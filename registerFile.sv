==> flow/design.v <==
module registerFile (
    input logic [9:0] D,
    input logic ENW, ENR0, ENR1, CLKb,
    input logic [1:0] WRA, RDA0, RDA1,
    output logic [9:0] Q0, Q1
);
logic [9:0] registers [3:0];
initial begin
	registers[0] = 10'b0;
	registers[1] = 10'b0;
	registers[2] = 10'b0;
	registers[3] = 10'b0;
end
always_ff @(negedge CLKb) begin
    if (ENW) begin
        registers[WRA] <= D;
    end
end
always_comb begin
    if (ENR1) begin
        Q1 = registers[RDA1];
    end else begin
        Q1 = 10'bz;
    end
    if (ENR0) begin
        Q0 <= registers[RDA0];
    end else begin
        Q0 <= 10'bz;
    end
end
endmodule
Tool chain data of registerFile
Tool output for the design above, in the order of the flow. Lines are those of the file above, counted from 1. A cell with - has no value.

Top module: registerFile. Clock port: CLKb. Library: sky130hd. Timing corner: tt_025C_1v80.

Word-level counts
Source: Yosys, flattened and elaborated, memories not mapped. Widths are those after wreduce; folded enables and synchronous resets count as part of the registers. Registers that Yosys merges into a memory's read port (data or address) are not register bits. Print and check cells do not count. Equal cells are merged and count once. Memory sizes are those after Yosys's memory passes, which may raise the word count (mostly to a power of two), join words into wider ones and drop unused or constant bits.

The entry for multiplexer cells reads 5.

Operators with widths (count): 10-bit 2-to-1 mux (3); 2-bit 2-to-1 mux (1); 1-bit 2-to-1 mux (1).

Under input bits stands 20. Output and inout bits: 20. For memory cells the number is 1. For word-level cells the number is 6. The entry for bits in registers reads 0. The figure for memory bits (writable) is 40.

Memories: registers (depth 4, bits a word 10, read ports 2, write ports 1, RTL line 7) `logic [9:0] registers [3:0];`.

Longest topological paths
Yosys ltp: most cells in a row. Word level: on the elaborated netlist, between registers, memories and ports. Mapped: between sequential cells and ports; inverters and the memories' decode and read muxes count.

The figure for word-level depth is 1. The entry for ABC_AREA reads 1. The entry for mapped depth reads 5. Under depth with buffers taken out stands 4.

After synthesis
The flow's flattened synthesis, as Yosys stat reports it; memories are mapped. The netlist is that of the ABC_AREA named above (0 if unset); the other value can give another one.

The figure for buffers is 10. Cells in the netlist: 242. Mapped flip-flops: 40. The figure for area of sequential cells is 1201.2 µm². The figure for cell area after synthesis is 2062.0 µm².

Cell types: sky130_fd_sc_hd__edfxtp_1 (count 40, area in all 1.2E+03 µm²); sky130_fd_sc_hd__nand2_1 (count 100, area in all 375.36 µm²); sky130_fd_sc_hd__nand3_1 (count 40, area in all 200.192 µm²); sky130_fd_sc_hd__inv_1 (count 44, area in all 165.158 µm²); sky130_fd_sc_hd__buf_6 (count 4, area in all 45.043 µm²); sky130_fd_sc_hd__buf_4 (count 4, area in all 30.029 µm²); sky130_fd_sc_hd__nor3_1 (count 4, area in all 20.019 µm²); sky130_fd_sc_hd__buf_2 (count 2, area in all 10.01 µm²); sky130_fd_sc_hd__clkinv_1 (count 2, area in all 7.507 µm²); sky130_fd_sc_hd__inv_2 (count 2, area in all 7.507 µm²).

Subject: flow runs of registerFile

Hi,

Top module registerFile; platform sky130hd; tools Yosys and OpenROAD; 2 stored runs in no particular order. Input and output delays are each 20% of the period that was set; the output load is 0.01 pF.

Files of record 1:
==> flow/run.sh <==
#!/bin/bash
# the make line also repeats the synthesis and layout settings of config.mk as NAME=value (left out here)
make -C /OpenROAD-flow-scripts/flow DESIGN_CONFIG=/design/flow/config.mk WORK_HOME=/design/flow/orfs CLKGATE_MAP_FILE= finish
==> flow/config.mk <==
export PLATFORM = sky130hd
export DESIGN_NAME = registerFile
export DESIGN_NICKNAME = registerFile
export VERILOG_FILES = /design/flow/design.v
export SDC_FILE = /design/flow/constraint.sdc
export NUM_CORES = 4
export LEC_CHECK = 0
export ABC_AREA = 1
export CAP_MARGIN = 20
export CELL_PAD_IN_SITES_DETAIL_PLACEMENT = 1
export CORE_MARGIN = 2
export CORE_UTILIZATION = 68
export GPL_ROUTABILITY_DRIVEN = 0
export GPL_TIMING_DRIVEN = 0
export PLACE_DENSITY_LB_ADDON = 0.01
export SLEW_MARGIN = 20
==> flow/constraint.sdc <==
create_clock -name core_clock -period 2.83 [get_ports {CLKb}]
set_input_delay 0.5660 -clock core_clock [delete_from_list [all_inputs] [get_ports {CLKb}]]
set_output_delay 0.5660 -clock core_clock [all_outputs]
set_load 0.01 [all_outputs]

Outcome of record 1: no results, placement failed with DPL-0033.

Files of record 2:
==> flow/run.sh <==
#!/bin/bash
# the make line also repeats the synthesis and layout settings of config.mk as NAME=value (left out here)
make -C /OpenROAD-flow-scripts/flow DESIGN_CONFIG=/design/flow/config.mk WORK_HOME=/design/flow/orfs CLKGATE_MAP_FILE= finish
==> flow/config.mk <==
export PLATFORM = sky130hd
export DESIGN_NAME = registerFile
export DESIGN_NICKNAME = registerFile
export VERILOG_FILES = /design/flow/design.v
export SDC_FILE = /design/flow/constraint.sdc
export NUM_CORES = 4
export LEC_CHECK = 0
export CAP_MARGIN = 20
export CORE_MARGIN = 8
export CORE_UTILIZATION = 30
export CTS_CLUSTER_DIAMETER = 97
export SLEW_MARGIN = 30
export TNS_END_PERCENT = 50
==> flow/constraint.sdc <==
create_clock -name core_clock -period 5.52 [get_ports {CLKb}]
set_input_delay 1.1040 -clock core_clock [delete_from_list [all_inputs] [get_ports {CLKb}]]
set_output_delay 1.1040 -clock core_clock [all_outputs]
set_load 0.01 [all_outputs]

Results of record 2. The Yosys chip area after synthesis reads 1719.1 µm². For the area inside the die boundary the run shows 8408.9 µm². The measured post-layout utilization is 43.7%. The worst setup slack after layout reads 0.139 ns. The worst hold slack is 3.505 ns. The standard-cell area after layout stands at 2407.3 µm².

Regards
