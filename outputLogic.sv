==> flow/design.v <==
module outputLogic(
    input logic [9:0] Bus, Reg,
    input logic [1:0] Time,
    input logic Peekb, done,
    output logic [9:0] Led_B,
    output logic [6:0] DHEX0, DHEX1, DHEX2, THEX,
    output logic Led_D
);
assign Led_B = Bus;
assign Led_D = ~done;
logic [3:0] seg0, seg1, seg2;
logic hexSwitch;
initial begin
    hexSwitch = 1'b0;
end
always_ff @(negedge Peekb) begin
    hexSwitch <= ~hexSwitch;
end
always_comb begin
    if (hexSwitch) begin
        seg0 = Bus[3:0];
        seg1 = Bus[7:4];
        seg2 = Bus[9:8];
    end else begin
        seg0 = Reg[3:0];
        seg1 = Reg[7:4];
        seg2 = Reg[9:8];
    end
end
seven_seg s0(.a(seg0), .result(DHEX0));
seven_seg s1(.a(seg1), .result(DHEX1));
seven_seg s2(.a(seg2), .result(DHEX2));
seven_seg s3(.a(Time), .result(THEX));
endmodule
module seven_seg (
	input logic [3:0] a,
	output logic [6:0] result
);
always_comb begin
      case (a)
            4'h0: result = 7'b100_0000;  
            4'h1: result = 7'b111_1001;  
            4'h2: result = 7'b010_0100;  
            4'h3: result = 7'b011_0000;  
            4'h4: result = 7'b001_1001;  
            4'h5: result = 7'b001_0010;  
            4'h6: result = 7'b000_0010;  
            4'h7: result = 7'b111_1000;  
            4'h8: result = 7'b000_0000;  
            4'h9: result = 7'b001_0000;  
            4'hA: result = 7'b000_1000;  
            4'hB: result = 7'b000_0011;  
            4'hC: result = 7'b100_0110;  
            4'hD: result = 7'b010_0001;  
            4'hE: result = 7'b000_0110;  
            4'hF: result = 7'b000_1110;  
            default: result = 7'b111_1111;  
      endcase
 end
endmodule
From RTL to reports: outputLogic --
Tool output for the design above, in the order of the flow. Lines are those of the file above, counted from 1. Cell names lack the library's common part. The mark - stands for no value.
Set-up: top outputLogic, clock input Peekb, library sky130hd, timing corner tt_025C_1v80

Word level --
Yosys after proc, flatten, opt, wreduce and memory -nomap, before mapping. Enables and synchronous resets that opt folds into registers are not counted as muxes. Memory bits, and registers merged into a memory's read port (data or address), are not among the register bits. Print and check cells are not counted. Equal cells are merged and count once. Yosys's memory passes give these memory sizes; they may raise the number of words (mostly to a power of two), join words into wider ones and drop unused or constant bits.
Bit counts: bits in registers 1, memory bits (read-only) 448, memories kept 4, input bits 24, output and inout port bits 39, cells after elaboration 10
Memory list:
- (no name shown) | depth 16, bits a word 7, rd ports 1, wr ports 0, line 40 | case (a)
- (no name shown) | depth 16, bits a word 7, rd ports 1, wr ports 0, line 40
- (no name shown) | depth 16, bits a word 7, rd ports 1, wr ports 0, line 40
- (no name shown) | depth 16, bits a word 7, rd ports 1, wr ports 0, line 40
Cells by class: multiplexer cells 3, bitwise gates (word level) 2
Operators by type and width (number):
- 4-bit two-way mux | 2
- 1-bit NOT | 2
- 2-bit two-way mux | 1

Depth --
Yosys ltp: most cells in a row. Word level: on the elaborated netlist, between registers, memories and ports. Mapped: between sequential cells and ports; inverters and the memories' decode and read muxes count.
Logic depth: depth in word-level cells 1, ABC_AREA 0, gate-level depth with buffers 6

Synthesis result --
Source: synth_stat.txt of the flow (Yosys; design flattened, memories mapped). It holds for the ABC_AREA given above (unset counts as 0); a run with the other value may have another netlist. Totals and module areas in this step are rounded.
Cells by type (number):
- ha_1 | 12
- mux2i_1 | 12
- buf_4 | 15
- buf_6 | 4
- inv_1 | 12
- mux2i_4 | 2
- mux4_2 | 2
- mux2_2 | 3
- o22ai_1 | 4
- a221o_1 | 2
- dfxtp_1 | 1
- a22o_1 | 2
- and3b_1 | 2
- o32ai_1 | 2
- xnor2_1 | 2
- o31ai_1 | 2
- mux2i_2 | 1
- nand3_1 | 2
Other cell types: 10; their cells: 12.
Mapped netlist: cell count 94, chip area (Yosys) 835.8 um2, area of sequential cells 20.0 um2, flip-flops 1, buffers 20
By module: a second synthesis without flattening, with its own total; a netlist apart from the flattened one above.
Second synthesis, totals: cells (unflattened synthesis) 154, area total of the unflattened synthesis 1369 um2
Each row is one instance without its submodules.
Modules:
- seven_seg | instances 4, cells 32, area 275.3 um2
- outputLogic | instances 1, cells 26, area 267.8 um2

## Implementation results

module outputLogic, platform sky130hd, 2 stored runs of the flow under differing settings, order arbitrary. Input and output delays are each 20% of the period that was set; the output load is 0.01 pF.

[entry A] flow files
==> flow/run.sh <==
#!/bin/bash
# the make line also repeats the synthesis and layout settings of config.mk as NAME=value (left out here)
make -C /OpenROAD-flow-scripts/flow DESIGN_CONFIG=/design/flow/config.mk WORK_HOME=/design/flow/orfs CLKGATE_MAP_FILE= finish
==> flow/config.mk <==
export PLATFORM = sky130hd
export DESIGN_NAME = outputLogic
export DESIGN_NICKNAME = outputLogic
export VERILOG_FILES = /design/flow/design.v
export SDC_FILE = /design/flow/constraint.sdc
export NUM_CORES = 4
export LEC_CHECK = 0
export ABC_AREA = 0
export CAP_MARGIN = 25
export CORE_MARGIN = 2
export CORE_UTILIZATION = 51
export CTS_CLUSTER_DIAMETER = 113
export CTS_CLUSTER_SIZE = 50
export GPL_ROUTABILITY_DRIVEN = 1
export GPL_TIMING_DRIVEN = 0
export MAX_ROUTING_LAYER = met4
export MIN_ROUTING_LAYER = met1
export PLACE_DENSITY_LB_ADDON = 0.11
export SETUP_SLACK_MARGIN = -0.22
export SLEW_MARGIN = 20
export TNS_END_PERCENT = 15
==> flow/constraint.sdc <==
create_clock -name core_clock -period 5.55 [get_ports {Peekb}]
set_input_delay 1.1100 -clock core_clock [delete_from_list [all_inputs] [get_ports {Peekb}]]
set_output_delay 1.1100 -clock core_clock [all_outputs]
set_load 0.01 [all_outputs]

[entry A] result: no final report: placement broke off with FLW-0024

[entry B] flow files
==> flow/run.sh <==
#!/bin/bash
# the make line also repeats the synthesis and layout settings of config.mk as NAME=value (left out here)
make -C /OpenROAD-flow-scripts/flow DESIGN_CONFIG=/design/flow/config.mk WORK_HOME=/design/flow/orfs CLKGATE_MAP_FILE= finish
==> flow/config.mk <==
export PLATFORM = sky130hd
export DESIGN_NAME = outputLogic
export DESIGN_NICKNAME = outputLogic
export VERILOG_FILES = /design/flow/design.v
export SDC_FILE = /design/flow/constraint.sdc
export NUM_CORES = 4
export LEC_CHECK = 0
export CAP_MARGIN = 30
export CORE_MARGIN = 3
export CORE_UTILIZATION = 65
export CTS_CLUSTER_SIZE = 79
export GPL_ROUTABILITY_DRIVEN = 0
export GPL_TIMING_DRIVEN = 1
export HOLD_SLACK_MARGIN = -0.03
export PLACE_DENSITY = 0.87
export SETUP_SLACK_MARGIN = -0.4
export SLEW_MARGIN = 20
==> flow/constraint.sdc <==
create_clock -name core_clock -period 5.51 [get_ports {Peekb}]
set_input_delay 1.1020 -clock core_clock [delete_from_list [all_inputs] [get_ports {Peekb}]]
set_output_delay 1.1020 -clock core_clock [all_outputs]
set_load 0.01 [all_outputs]

[entry B] result: no final report: placement broke off with GPL-0301
